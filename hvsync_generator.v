==> flow/design.v <==
module hvsync_generator(clk, reset, hsync, vsync, display_on, hpos, vpos);
  input clk;
  input reset;
  output hsync, vsync;
  output display_on;
  output [8:0] hpos;
  output [8:0] vpos;
  localparam hpixels = 9'd319;   
  localparam vlines  = 9'd260;   
  localparam hfp  = 9'd7;       
  localparam hsc  = 9'd24;       
  localparam hbp  = 9'd32;       
  localparam vfp  = 9'd4;        
  localparam vsc  = 9'd10;        
  localparam vbp  = 9'd6;       
  logic [8:0]hc_visible;
  logic [8:0]vc_visible;
  logic [8:0] hc, hc_next, vc, vc_next;              
  assign hc_visible = ((hc < (hpixels - hfp)) && (hc >= (hsc + hbp)))?(hc - (hsc + hbp) + 'd1):9'd0;
  assign vc_visible = ((vc < (vlines - vfp))  && (vc >= (vsc + vbp)))?(vc - (vsc + vbp) + 'd1):9'd0;
  assign display_on = ((hc_visible > 0) && (vc_visible > 0));
  assign hpos = hc_visible;
  assign vpos = vc_visible;
  always_comb
    if(hc == (hpixels - 1))				 
      hc_next = 9'd0;			 
    else
      hc_next = hc + 9'd1;		 
  always_comb
    if(hc == 9'd0)
      if(vc == (vlines - 1))
        vc_next = 9'd0;
      else
        vc_next = vc + 9'd1;
    else
      vc_next = vc;
  always_ff@(posedge clk)
    {hc, vc} <= {hc_next, vc_next};
  assign hsync = (hc < hsc) ? 1'b1 : 1'b0;    
  assign vsync = (vc < vsc) ? 1'b1 : 1'b0;    
endmodule
From RTL to reports: hvsync_generator
The steps from the RTL of hvsync_generator to its reports follow in flow order.
Lines are those of the file above, counted from 1.
Operators: Yosys type, input widths -> output width; for muxes data width and select width s.
Library cell names are shortened.
{"block": "setup", "top": "hvsync_generator", "clk_port": "clk", "cell_library": "sky130hd", "lib_corner": "tt_025C_1v80"}

Elaborated design
Yosys after proc, flatten, opt, wreduce and memory -nomap, before mapping. Enables and synchronous resets that opt folds into registers are not counted as muxes. Memory bits, and registers merged into a memory's read port (data or address), are not among the register bits. Print and check cells are not counted. Equal cells are merged and count once.
{"block": "classes", "n_addsub": 6, "compare": 8, "n_eq": 2, "n_mux": 4, "reduce_and_logical": 4}
{"block": "ops", "operator": "$add 9x1->9 const B", "count": 2}
{"block": "ops", "operator": "$gt 9x1->1 const B", "count": 2}
{"block": "ops", "operator": "$add 9x2->9 const B", "count": 2}
{"block": "ops", "operator": "$lt 9x9->1 const B", "count": 2}
{"block": "ops", "operator": "$eq 9x9->1 const B", "count": 2}
{"block": "ops", "operator": "$mux 9", "count": 2}
{"block": "ops", "operator": "$lt 9x4->1 const B", "count": 1}
{"block": "ops", "operator": "$sub 9x5->9 const B", "count": 1}
{"block": "ops", "operator": "$ge 9x5->1 const B", "count": 1}
{"block": "ops", "operator": "$lt 9x5->1 const B", "count": 1}
{"block": "ops", "operator": "$sub 9x6->9 const B", "count": 1}
{"block": "ops", "operator": "$ge 9x6->1 const B", "count": 1}
{"block": "ops", "operator": "$logic_not 9->1", "count": 1}
{"block": "ops", "operator": "$logic_and 1x1->1", "count": 3}
{"block": "ops", "operator": "$mux 1", "count": 2}
{"block": "bits", "ff_bits": 18, "input_bits": 2, "out_inout_bits": 21, "wordCells": 26}

Depth
Depth = most cells in a row (Yosys ltp): at word level without a register or memory, in the mapped netlist without a sequential cell, where the memories' decode and read muxes count.
{"block": "depth", "word_depth": 5, "abc_area": 0, "depth_mapped": 7, "mapped_depth_nobuf": 7}

After synthesis
Source: synth_stat.txt of the flow (Yosys; design flattened, memories mapped). It holds for the ABC_AREA given above (unset counts as 0); a run with the other value may have another netlist.
The area totals of this step are shown rounded.
{"block": "by_type", "cell_type": "edfxtp_1", "count": 9, "area_total_um2": 270.259}
{"block": "by_type", "cell_type": "dfxtp_1", "count": 9, "area_total_um2": 180.173}
{"block": "by_type", "cell_type": "nor2_1", "count": 28, "area_total_um2": 105.101}
{"block": "by_type", "cell_type": "xnor2_1", "count": 10, "area_total_um2": 87.584}
{"block": "by_type", "cell_type": "xor2_1", "count": 9, "area_total_um2": 78.826}
{"block": "by_type", "cell_type": "ha_1", "count": 4, "area_total_um2": 50.048}
{"block": "by_type", "cell_type": "nand3_1", "count": 8, "area_total_um2": 40.038}
{"block": "by_type", "cell_type": "nand2_1", "count": 10, "area_total_um2": 37.536}
{"block": "by_type", "cell_type": "buf_2", "count": 7, "area_total_um2": 35.034}
{"block": "by_type", "cell_type": "a21oi_1", "count": 6, "area_total_um2": 30.029}
{"block": "by_type", "cell_type": "and4_1", "count": 3, "area_total_um2": 26.275}
{"block": "by_type", "cell_type": "nor2b_1", "count": 4, "area_total_um2": 25.024}
{"block": "by_type", "cell_type": "buf_4", "count": 3, "area_total_um2": 22.522}
{"block": "by_type", "cell_type": "buf_6", "count": 2, "area_total_um2": 22.522}
{"block": "by_type", "cell_type": "mux2i_1", "count": 2, "area_total_um2": 20.019}
{"block": "by_type", "cell_type": "inv_1", "count": 5, "area_total_um2": 18.768}
{"block": "by_type", "cell_type": "nand2b_1", "count": 3, "area_total_um2": 18.768}
{"block": "by_type", "cell_type": "nor4_1", "count": 3, "area_total_um2": 18.768}
Other cell types: 33; their cells: 36.
{"block": "synth_totals", "stdcells": 161, "yosys_area_um2": 1400, "sequential_area_um2": 450, "ffs": 18, "buf_cells": 12}

Timing after synthesis
Path of least setup slack by OpenSTA after synthesis, without wires, with an ideal clock, recovery checks aside; 20% of the period is set as input and as output delay. Where synthesis merged equal registers, the netlist keeps one of their names.
{"block": "synth_timing", "kind": "reg2reg", "startpoint": "register hc[6]", "endpoint": "register vc[0]", "clock_period_ns": 2.13, "setup_ns": 0.399, "t_first_pin_ns": 0.000, "t_arrival_ns": 1.626, "required_ns": 1.731, "setup_slack_ns": 0.105, "delay_ns": 2.025, "driving_pins": 4, "path_buffers": 0, "synth_period_reached_ns": 2.025}
"delay_ns" is the arrival time less input delay plus setup time.
"driving_pins": output pins that drive a net of the path, with the launching flip-flop's if there is one; two outputs of one cell count as two.
"synth_period_reached_ns" = period - worst setup slack (recovery checks aside). The figure is calculated, with input and output delays left at 20% of the set period.
The rows between start and end are the longest chain of elaborated cells between them; the timing report does not say that the signal goes this way. Where chains are equally long, one stands for them.
Each line given opens the expression or statement behind the cell; cells for indexed reads and writes are added by Yosys, which also makes memories of some case tables.
{"block": "synth_between", "path_cell_list": "dfxtp_1 -> nor2_2 -> nand2_1 -> nor4_1", "elab_chain_cells": 1, "cone_cells": 1, "lines_between": 1, "cone_classes": "reduce/logical (1)"}
{"block": "synth_lines", "element": "start, declared", "line_no": 18, "text": "logic [8:0] hc, hc_next, vc, vc_next;"}
{"block": "synth_lines", "element": "$logic_not 9->1", "line_no": 30, "text": "if(hc == 9'd0)"}
{"block": "synth_lines", "element": "end, declared", "line_no": 18}

hvsync_generator: 2 stored runs of the Yosys and OpenROAD flow on sky130hd. The settings differ; the order carries no meaning. The constraints put input and output delay at 20% of the set period each and load the outputs with 0.01 pF.

{"run": "run 1", "settings": { "period_ns": 1.36, "CORE_UTILIZATION": 67, "PLACE_DENSITY": 0.41, "CELL_PAD_IN_SITES_DETAIL_PLACEMENT": 0, "TNS_END_PERCENT": 70, "GPL_TIMING_DRIVEN": 0, "CTS_CLUSTER_DIAMETER": 45, "SLEW_MARGIN": 30, "MIN_ROUTING_LAYER": "met2", "CAP_MARGIN": 20, "CORE_MARGIN": 2 }, "outcome": "did not finish, clock tree synthesis stopped with DPL-0038"}
{"run": "run 2", "settings": { "period_ns": 3.82, "CORE_UTILIZATION": 60, "CELL_PAD_IN_SITES_GLOBAL_PLACEMENT": 0, "CELL_PAD_IN_SITES_DETAIL_PLACEMENT": 1, "ABC_AREA": 0, "GPL_TIMING_DRIVEN": 0, "GPL_ROUTABILITY_DRIVEN": 1, "CTS_CLUSTER_SIZE": 68, "CTS_CLUSTER_DIAMETER": 362, "CAP_MARGIN": 20, "MIN_ROUTING_LAYER": "met1", "CORE_MARGIN": 2, "SLEW_MARGIN": 20 }, "outcome": "did not finish, placement stopped with DPL-0033"}
