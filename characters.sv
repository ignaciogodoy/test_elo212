==> flow/design.v <==
`timescale 1ns / 1ps
module characters(
  input [7:0] select_in,
  input [2:0]coor_x,
  input [2:0]coor_y,
  output pixel
  );
  logic [10:0]select; 
  assign select = {3'd0, select_in};
  logic [19:0] vec_char_0;
  logic [19:0] vec_char_1;
  logic [19:0]vect_num_00; 
  logic [19:0]vect_num_01;
  logic [19:0]vect_num_10;
  logic [19:0]vect_num_11;
  logic [19:0]vect_num_20;
  logic [19:0]vect_num_21;
  logic [19:0]vect_num_30;
  logic [19:0]vect_num_31;
  logic [19:0]vect_num_40;
  logic [19:0]vect_num_41;
  logic [19:0]vect_num_50;
  logic [19:0]vect_num_51;
  logic [19:0]vect_num_60;
  logic [19:0]vect_num_61;
  logic [19:0]vect_num_70;
  logic [19:0]vect_num_71;
  logic [19:0]vect_num_80;
  logic [19:0]vect_num_81;
  logic [19:0]vect_num_90;
  logic [19:0]vect_num_91;
  logic [19:0]vect_char_a0;
  logic [19:0]vect_char_a1;
  logic [19:0]vect_char_b0;
  logic [19:0]vect_char_b1;
  logic [19:0]vect_char_c0;
  logic [19:0]vect_char_c1;
  logic [19:0]vect_char_d0;
  logic [19:0]vect_char_d1;
  logic [19:0]vect_char_e0;
  logic [19:0]vect_char_e1;
  logic [19:0]vect_char_f0;
  logic [19:0]vect_char_f1;
  logic [19:0]vect_char_plus0;
  logic [19:0]vect_char_plus1;
  logic [19:0]vect_char_and0;
  logic [19:0]vect_char_and1;
  logic [19:0]vect_char_mult0;
  logic [19:0]vect_char_mult1;
  logic [19:0]vect_char_minus0;
  logic [19:0]vect_char_minus1;
  logic [19:0]vect_char_or0;
  logic [19:0]vect_char_or1;
  logic [19:0]vect_char_space0;
  logic [19:0]vect_char_space1;
  assign {vect_num_01, vect_num_00} =   {5'b00000,5'b01110,5'b10001,5'b10011,5'b10101,5'b11001,5'b10001,5'b01110};
  assign {vect_num_11, vect_num_10} =   {5'b00000,5'b01110,5'b00100,5'b00100,5'b00100,5'b00100,5'b00110,5'b00100};
  assign {vect_num_21, vect_num_20} =   {5'b00000,5'b11111,5'b00010,5'b00100,5'b01000,5'b10000,5'b10001,5'b01110};
  assign {vect_num_31, vect_num_30} =   {5'b00000,5'b01110,5'b10001,5'b10000,5'b01000,5'b00100,5'b01000,5'b11111};
  assign {vect_num_41, vect_num_40} =   {5'b00000,5'b01000,5'b01000,5'b11111,5'b01001,5'b01010,5'b01100,5'b01000};
  assign {vect_num_51, vect_num_50} =   {5'b00000,5'b01110,5'b10001,5'b10000,5'b10000,5'b01111,5'b00001,5'b11111};
  assign {vect_num_61, vect_num_60} =   {5'b00000,5'b01110,5'b10001,5'b10001,5'b01111,5'b00001,5'b00010,5'b01100};
  assign {vect_num_71, vect_num_70} =   {5'b00000,5'b00010,5'b00010,5'b00010,5'b00100,5'b01000,5'b10000,5'b11111};
  assign {vect_num_81, vect_num_80} =   {5'b00000,5'b01110,5'b10001,5'b10001,5'b01110,5'b10001,5'b10001,5'b01110};
  assign {vect_num_91, vect_num_90} =   {5'b00000,5'b00110,5'b01000,5'b10000,5'b11110,5'b10001,5'b10001,5'b01110};
  assign {vect_char_a1, vect_char_a0} = {5'b00000,5'b11110,5'b10001,5'b11110,5'b10000,5'b01110,5'b00000,5'b00000};
  assign {vect_char_b1, vect_char_b0} = {5'b00000,5'b01110,5'b10001,5'b10011,5'b10101,5'b11001,5'b10001,5'b01110};
  assign {vect_char_c1, vect_char_c0} = {5'b00000,5'b01110,5'b10001,5'b10011,5'b10101,5'b11001,5'b10001,5'b01110};
  assign {vect_char_d1, vect_char_d0} = {5'b00000,5'b01110,5'b10001,5'b10011,5'b10101,5'b11001,5'b10001,5'b01110};
  assign {vect_char_e1, vect_char_e0} = {5'b00000,5'b01110,5'b10001,5'b10011,5'b10101,5'b11001,5'b10001,5'b01110};
  assign {vect_char_f1, vect_char_f0} = {5'b00000,5'b01110,5'b10001,5'b10011,5'b10101,5'b11001,5'b10001,5'b01110};
  assign {vect_char_and1, vect_char_and0} = {5'b00000,5'b10110,5'b01001,5'b10101,5'b00010,5'b00101,5'b01001,5'b00110};
  assign {vect_char_mult1, vect_char_mult0} = {5'b00000,5'b00000,5'b00100,5'b10101,5'b01110,5'b10101,5'b00100,5'b00000};
  assign {vect_char_plus1, vect_char_plus0} = {5'b00000,5'b01110,5'b10001,5'b10011,5'b10101,5'b11001,5'b10001,5'b01110};
  assign {vect_char_minus1, vect_char_minus0} = {5'b00000,5'b01110,5'b10001,5'b10011,5'b10101,5'b11001,5'b10001,5'b01110};
  assign {vect_char_or1, vect_char_or0} = {5'b00000,5'b01110,5'b10001,5'b10011,5'b10101,5'b11001,5'b10001,5'b01110};
  assign {vect_char_space1, vect_char_space0}=40'd0;
  always_comb
  begin
    case(select)
      48:  {vec_char_1, vec_char_0} = {vect_num_01, vect_num_00} ;
      49:  {vec_char_1, vec_char_0} = {vect_num_11, vect_num_10} ;
      50:  {vec_char_1, vec_char_0} = {vect_num_21, vect_num_20} ; 
      51:  {vec_char_1, vec_char_0} = {vect_num_31, vect_num_30} ; 
      52:  {vec_char_1, vec_char_0} = {vect_num_41, vect_num_40} ;
      53:  {vec_char_1, vec_char_0} = {vect_num_51, vect_num_50} ;
      54:  {vec_char_1, vec_char_0} = {vect_num_61, vect_num_60} ;
      55:  {vec_char_1, vec_char_0} = {vect_num_71, vect_num_70} ;
      56:  {vec_char_1, vec_char_0} = {vect_num_81, vect_num_80} ;
      57:  {vec_char_1, vec_char_0} = {vect_num_91, vect_num_90} ;
      97:  {vec_char_1, vec_char_0} = {vect_char_a1, vect_char_a0};
      98:  {vec_char_1, vec_char_0} = {vect_char_b1, vect_char_b0};
      99:  {vec_char_1, vec_char_0} = {vect_char_c1, vect_char_c0};
      100: {vec_char_1, vec_char_0} = {vect_char_d1, vect_char_d0};
      101: {vec_char_1, vec_char_0} = {vect_char_e1, vect_char_e0};
      102: {vec_char_1, vec_char_0} = {vect_char_f1, vect_char_f0};
      43:  {vec_char_1, vec_char_0} = {vect_char_plus1, vect_char_plus0};
      45:  {vec_char_1, vec_char_0} = {vect_char_minus1, vect_char_minus0};
      42:  {vec_char_1, vec_char_0} = {vect_char_mult1, vect_char_mult0};
      124: {vec_char_1, vec_char_0} = {vect_char_or1, vect_char_or0};
      38:  {vec_char_1, vec_char_0} = {vect_char_and1, vect_char_and0};
      default: {vec_char_1, vec_char_0} = {vect_char_f1, vect_char_f0};
    endcase
  end 
  logic [4:0]character_to_show[0:7];
  logic [4:0]row;
  assign { character_to_show[7], character_to_show[6], character_to_show[5], character_to_show[4],
  			character_to_show[3], character_to_show[2], character_to_show[1], character_to_show[0] } = 
  			{vec_char_1, vec_char_0};
  assign row = character_to_show[coor_y];
  assign pixel = row[coor_x];
endmodule
module show_one_char(
  input clk, 
  input rst, 
  input [8:0]hc_visible,
  input [7:0]vc_visible,
  input [7:0] the_char_in,
  output logic in_square,
  output logic in_character
  );
  parameter n =                      3;            
  parameter ancho_pixel =            'd7;          
  parameter CHAR_X_LOC =             9'd70;
  parameter CHAR_Y_LOC =             9'd150;
  localparam CHARACTER_WIDTH =       8'd5;
  localparam CHARACTER_HEIGHT =      8'd8;
  localparam MAX_CHARACTER_LINE =    2;           
  localparam MAX_NUMBER_LINES =      4;           
  localparam MENU_WIDTH =            ( CHARACTER_WIDTH + 8'd1 ) * MAX_CHARACTER_LINE * ancho_pixel + ancho_pixel;
  localparam MENU_HEIGHT =           (CHARACTER_HEIGHT) * MAX_NUMBER_LINES * ancho_pixel  + ancho_pixel;
  localparam CHAR_X_TOP =            CHAR_X_LOC + MENU_WIDTH;
  localparam CHAR_Y_TOP =            CHAR_Y_LOC + MENU_HEIGHT; 
  logic [7:0]the_char;
  assign the_char={the_char_in};
  logic [7:0]push_menu_minimat_x;                 
  logic [7:0]push_menu_minimat_y;                 
  logic [7:0]push_menu_minimat_x_next;
  logic [7:0]push_menu_minimat_y_next;
  logic [2:0]pixel_x_to_show;                     
  logic [2:0]pixel_y_to_show;                     
  logic [2:0]pixel_x_to_show_next;
  logic [2:0]pixel_y_to_show_next;
  logic [8:0]hc_visible_menu;                     
  logic [8:0]vc_visible_menu;                     
  logic in_square_hc;
  logic in_square_vc;
  assign in_square = (hc_visible_menu > 0) && (vc_visible_menu > 0);
  assign in_square_hc = in_square && (hc_visible_menu > ancho_pixel);  
  assign in_square_vc = (vc_visible_menu > ancho_pixel);  
  assign hc_visible_menu = ( (hc_visible >= CHAR_X_LOC) && (hc_visible <= CHAR_X_TOP) )? hc_visible - CHAR_X_LOC:9'd0;
  assign vc_visible_menu = ( (vc_visible >= CHAR_Y_LOC) && (vc_visible <= CHAR_Y_TOP) )? vc_visible - CHAR_Y_LOC:9'd0;
  logic [n-1:0]contador_pixels_horizontales;     
  logic [n-1:0]contador_pixels_verticales;       
  logic [n-1:0]contador_pixels_horizontales_next;
  logic [n-1:0]contador_pixels_verticales_next;
  always_comb
    if(in_square_hc)
      if(contador_pixels_horizontales == (ancho_pixel - 'd1))
        contador_pixels_horizontales_next = 3'd0;
      else
	contador_pixels_horizontales_next = contador_pixels_horizontales + 'd1;
    else
      contador_pixels_horizontales_next = 'd0;
  always_ff@(posedge clk)
      contador_pixels_horizontales <= contador_pixels_horizontales_next;
  always_comb
    if(in_square_vc)
      if(hc_visible_menu == MENU_WIDTH)
        if(contador_pixels_verticales == (ancho_pixel - 'd1))
          contador_pixels_verticales_next = 'd0;
        else
          contador_pixels_verticales_next = contador_pixels_verticales + 'd1;
      else
        contador_pixels_verticales_next = contador_pixels_verticales;
    else
      contador_pixels_verticales_next = 'd0;
  always_ff@(posedge clk)
      contador_pixels_verticales <= contador_pixels_verticales_next;
  logic pixel_limit_h = contador_pixels_horizontales == (ancho_pixel - 'd1); 
  logic hor_limit_char = push_menu_minimat_x == ((CHARACTER_WIDTH + 8'd1) - 8'd1); 
  always_comb
  begin
    case({in_square_hc, pixel_limit_h, hor_limit_char})
      3'b111: push_menu_minimat_x_next = 8'd0;
      3'b110: push_menu_minimat_x_next = push_menu_minimat_x + 8'd1;
      3'b100, 3'b101: push_menu_minimat_x_next = push_menu_minimat_x;
      default: push_menu_minimat_x_next = 8'd0;
    endcase
    case({in_square_hc,pixel_limit_h,hor_limit_char})
      3'b111: pixel_x_to_show_next = 3'd0;
      3'b110: pixel_x_to_show_next = pixel_x_to_show + 3'd1;
      3'b100,3'b101:pixel_x_to_show_next = pixel_x_to_show;
      default:pixel_x_to_show_next = 3'd0;
    endcase
  end
  always_ff@(posedge clk)
  begin
    push_menu_minimat_x <= push_menu_minimat_x_next;
    pixel_x_to_show <= pixel_x_to_show_next;
  end
  logic pixel_limit_v;
  logic ver_limit_char;
  assign pixel_limit_v = (contador_pixels_verticales == (ancho_pixel - 'd1) && (hc_visible_menu == MENU_WIDTH));  
  assign ver_limit_char = push_menu_minimat_y == (CHARACTER_HEIGHT - 8'd1);  
  always_comb
  begin
    case({in_square_vc, pixel_limit_v, ver_limit_char})
      3'b111:push_menu_minimat_y_next = 8'd0;
      3'b110:push_menu_minimat_y_next = push_menu_minimat_y + 8'd1;
      3'b100,3'b101:push_menu_minimat_y_next = push_menu_minimat_y;
      default:push_menu_minimat_y_next = 8'd0;
    endcase
    case({in_square_vc, pixel_limit_v, ver_limit_char})
      3'b111:pixel_y_to_show_next = 3'd0;
      3'b110:pixel_y_to_show_next = pixel_y_to_show + 3'd1;
      3'b100,3'b101:pixel_y_to_show_next = pixel_y_to_show;
      default:pixel_y_to_show_next = 3'd0;
    endcase
  end
  always_ff@(posedge clk)
  begin
    push_menu_minimat_y <= push_menu_minimat_y_next;
    pixel_y_to_show <= pixel_y_to_show_next;
  end
  logic [7:0]tex_row_tmp;
  logic [7:0]select;
  assign tex_row_tmp = the_char;
  assign select = tex_row_tmp;
  logic pix;
  characters m_ch(select[7:0], pixel_x_to_show, pixel_y_to_show, pix);
  always_comb
    if(in_square_hc && in_square_vc)
      if(pixel_x_to_show == 5)
        in_character = 1'd0;
      else
        in_character = pix;
    else
      in_character = 1'd0;
endmodule
; ---- Reports on show_one_char
; Tool output for the design above, in the order of the flow.
; Lines are those of the file above, counted from 1.
; Operators carry their Yosys type and port widths (W data, S select, Z words).
; Cell names lack the library's common part.
; A cell with -- has no value.
[design]
design = show_one_char
clk_port = clk
lib = sky130hd
corner = tt_025C_1v80

; ---- Word level
; Source: Yosys, flattened and elaborated. Widths are those after wreduce. Registers that Yosys merges into a memory's read port (data or address) are not register bits. Print and check cells do not count. Equal cells are merged and count once.
[bits]
regBits = 28
input_bits = 27
output_inout_bits = 2
elab_cells = 76
[op_classes]
add_sub_neg = 8
compare = 8
eq_ne = 31
n_shift = 1
muxes = 11
logic = 1
reduce_and_logical = 10
[op_table]
columns = op, n
row1 = $pmux W35 S12, 1
row2 = $eq A8 B6 Y1 const B, 11
row3 = $pmux W5 S8, 1
row4 = $eq A3 B3 Y1 const B, 13
row5 = $pmux W8 S2, 2
row6 = $gt A9 B1 Y1 const B, 2
row7 = $gt A9 B3 Y1 const B, 2
row8 = $mux W9, 2
row9 = $add A8 B1 Y8 const B, 2
row10 = $eq A8 B3 Y1 const B, 2
row11 = $add A3 B1 Y3 const B, 4
row12 = $pmux W3 S2, 2
row13 = $sub A8 B8 Y9 const B, 1
row14 = $le A8 B9 Y1 const B, 1
row15 = $sub A9 B7 Y9 const B, 1
row16 = $ge A9 B7 Y1 const B, 1
row17 = $eq A9 B7 Y1 const B, 1
row18 = $le A9 B8 Y1 const B, 1
row19 = $eq A8 B7 Y1 const B, 1
row20 = $ge A8 B8 Y1 const B, 1
row21 = $logic_and A1 B1 Y1, 6
row22 = $reduce_or A2 Y1, 3
row23 = $eq A3 B2 Y1 const B, 2
row24 = $shiftx A5 B3 Y1, 1
row25 = $eq A3 B1 Y1 const B, 1
row26 = $logic_not A3 Y1, 1
row27 = $mux W3, 1
row28 = $mux W1, 2
row29 = $not A1 Y1, 1

; ---- Longest topological paths
; Longest topological path by Yosys (ltp), each cell counted once; first at word level (registers and memories cut), then after technology mapping (sequential cells cut; the memories' decode and read muxes count).
[logic_depth]
ltp_word = 9
ABC_AREA = 0
depth_mapped = 10
mapped_depth_nobuf = 9

; ---- Netlist
; Yosys stat after the flow's synthesis: flattened, memories mapped to cells. It holds for the ABC_AREA given above (unset counts as 0); a run with the other value may have another netlist.
; Totals and module areas in this step are rounded.
[types]
columns = cell, n, area_total_um2
row1 = edfxtp_1, 22, 660.634
row2 = ha_1, 16, 200.192
row3 = nor2_1, 44, 165.158
row4 = dfxtp_1, 6, 120.115
row5 = nand2_1, 31, 116.362
row6 = o21ai_0, 21, 105.101
row7 = xnor2_1, 11, 96.342
row8 = xor2_1, 11, 96.342
row9 = a21oi_1, 18, 90.086
row10 = buf_6, 8, 90.086
row11 = inv_1, 21, 78.826
row12 = nand3_1, 14, 70.067
row13 = nor3_1, 13, 65.062
row14 = o2111a_1, 4, 45.043
row15 = and3_1, 7, 43.792
row16 = nor3b_2, 3, 37.536
row17 = nor4_1, 6, 37.536
row18 = a31oi_1, 5, 31.28
; Not listed: further types 61, cells in them 111.
[synth_totals]
mapped_cells = 372
mapped_area_um2 = 3100
seq_area_um2 = 781
ff_cells = 28
buffers = 19
; By module: a second synthesis without flattening, with its own total; a netlist apart from the flattened one above.
[unflattened]
cells_unflattened = 388
hier_area_um2 = 3320
; Rows give one instance, submodules left out.
[modules]
columns = mod, instances, cells, area_um2, seq_area_um2
row1 = show_one_char, 1, 195, 2000, 781
row2 = characters, 1, 193, 1330, 0.0

; ---- Worst setup path after synthesis
; Path of least setup slack by OpenSTA after synthesis, without wires, with an ideal clock, recovery checks aside; 20% of the period is set as input and as output delay. Where synthesis merged equal registers, the netlist keeps one of their names.
[synth_path]
path_type = input port to flip-flop
from = input hc_visible[1]
to = register pixel_y_to_show[0]
tclk_ns = 4.32
in_delay_ns = 0.864
setup_time_ns = 0.420
launch_ns = 0.864
arrival_ns = 3.312
required_ns = 3.900
slack_ns = 0.588
delay_ns = 2.868
driving_pins = 6
path_buffers = 0
period_less_setup_slack_ns = 3.732
; "delay_ns" is the arrival time less input delay plus setup time.
; "driving_pins": output pins that drive a net of the path, with the launching flip-flop's if there is one; two outputs of one cell count as two.
; "period_less_setup_slack_ns" = period - worst setup slack (recovery checks aside). The figure is calculated, with input and output delays left at 20% of the set period.
; The rows between start and end are the longest chain of elaborated cells between them; the timing report does not say that the signal goes this way. Where chains are equally long, one stands for them.
; Each line given opens the expression or statement behind the cell; cells for indexed reads and writes are added by Yosys, which also makes memories of some case tables.
; Only ways into the end's enable, where the timed path ends, are counted here.
[synth_via]
path_cell_list = ha_1 -> o31a_1 -> nor3_2 -> and4_4 -> o211ai_4 -> o311ai_0
elab_chain_len = 7
cone_cells = 10
cone_classes = add/sub: 1; compare: 2; eq/ne: 3; mux: 1; reduce/logical: 3
[synth_rtl]
columns = element, line_no
row1 = from (decl), 116  ; input [8:0]hc_visible,
row2 = $ge A9 B7 Y1, 151  ; assign hc_visible_menu = ( (hc_visible >= CHAR_X_LOC) && (hc_visible <= CHAR_X_TOP) )? hc_visible - CHAR_X_LOC ...
row3 = $logic_and A1 B1 Y1, 151
row4 = $mux W9, 151
row5 = $eq A9 B7 Y1, 204  ; assign pixel_limit_v = (contador_pixels_verticales == (ancho_pixel - 'd1) && (hc_visible_menu == MENU_WIDTH));
row6 = $logic_and A1 B1 Y1, 204
row7 = $eq A3 B3 Y1, 214  ; case({in_square_vc, pixel_limit_v, ver_limit_char})
row8 = $reduce_or A2 Y1, 214
row9 = to (assign), 224  ; pixel_y_to_show <= pixel_y_to_show_next;
row10 = to (decl), 141  ; logic [2:0]pixel_y_to_show;

; ---- Path in the finished layout
; Path of least setup slack in the final report of entry A (OpenROAD, finished layout, wires in). Where an end is a register, its clock arrival counts in the times.
[layout_path]
path_type = input port to output port
from = input the_char_in[0]
to = output in_character
tclk_ns = 3.38
in_delay_ns = 0.68
out_delay_ns = 0.68
launch_ns = 0.68
arrival_ns = 2.65
required_ns = 2.70
slack_ns = 0.05
driving_pins = 11
path_buffers = 5
; The rows between start and end are the longest chain of elaborated cells between them; the timing report does not say that the signal goes this way. Where chains are equally long, one stands for them.
[layout_via]
path_cell_list = clkbuf_2 -> buf_6 -> buf_4 -> nor4_4 -> a2bb2oi_4 -> buf_6 -> nor2_1 -> o21a_1 -> o2111a_1 -> nor4_4 -> buf_2
elab_chain_len = 6
cone_cells = 17
cone_lines = 5
cone_classes = eq/ne: 12; shift: 1; mux: 4
[layout_rtl]
columns = element, line_no
row1 = from (decl), 118  ; input [7:0] the_char_in,
row2 = $eq A8 B6 Y1, 80  ; case(select)
row3 = $pmux W35 S12, 80
row4 = $pmux W5 S8, 110  ; assign row = character_to_show[coor_y];
row5 = $shiftx A5 B3 Y1, 111  ; assign pixel = row[coor_x];
row6 = $mux W1, 234  ; if(pixel_x_to_show == 5)
row7 = $mux W1, 233  ; if(in_square_hc && in_square_vc)
row8 = to (decl), 120  ; output logic in_character

; show_one_char through Yosys and OpenROAD on sky130hd: 2 stored runs, unordered, with their settings and measured results. The constraints put input and output delay at 20% of the set period each and load the outputs with 0.01 pF.
; By "period_less_ws_ns" is meant the clock period of the run minus its worst setup slack. This is arithmetic on one report: input and output delays are still those of the set period (20% each).
; "critical_path_time_ns" means the part of the period allowed to the worst setup path (the constraints hold back 20% at inputs and 20% at outputs) less its slack; where the path has registers, the arrival times of their clocks count too.
; "total_power_uw" is the tool's figure for a default switching activity; nothing was simulated.
; The measured numbers are rounded.

[entry A: settings]
period_ns = 3.38
CAP_MARGIN = 20
CORE_MARGIN = 2
CORE_UTILIZATION = 40
SLEW_MARGIN = 20
[entry A: results]
fin_hold_ws_ns = 0.448
final_setup_ws_ns = 0.054
timing.setup.tns_ns = 0.000
synthesis_area_um2 = 3100
critical_path_time_ns = 1.97
worstPathKind = input port to output port
total_power_uw = 1030
design.die.area_um2 = 8480
period_less_ws_ns = 3.326
cell_area_final_um2 = 4640

[entry B: settings]
period_ns = 4.14
CORE_UTILIZATION = 50
PLACE_DENSITY = 0.37
CORE_ASPECT_RATIO = 0.88
CELL_PAD_IN_SITES_GLOBAL_PLACEMENT = 2
CELL_PAD_IN_SITES_DETAIL_PLACEMENT = 1
ABC_AREA = 1
CAP_MARGIN = 35
CORE_MARGIN = 2
SLEW_MARGIN = 20
[entry B: results]
outcome = not finished: placement ended with error GPL-0301
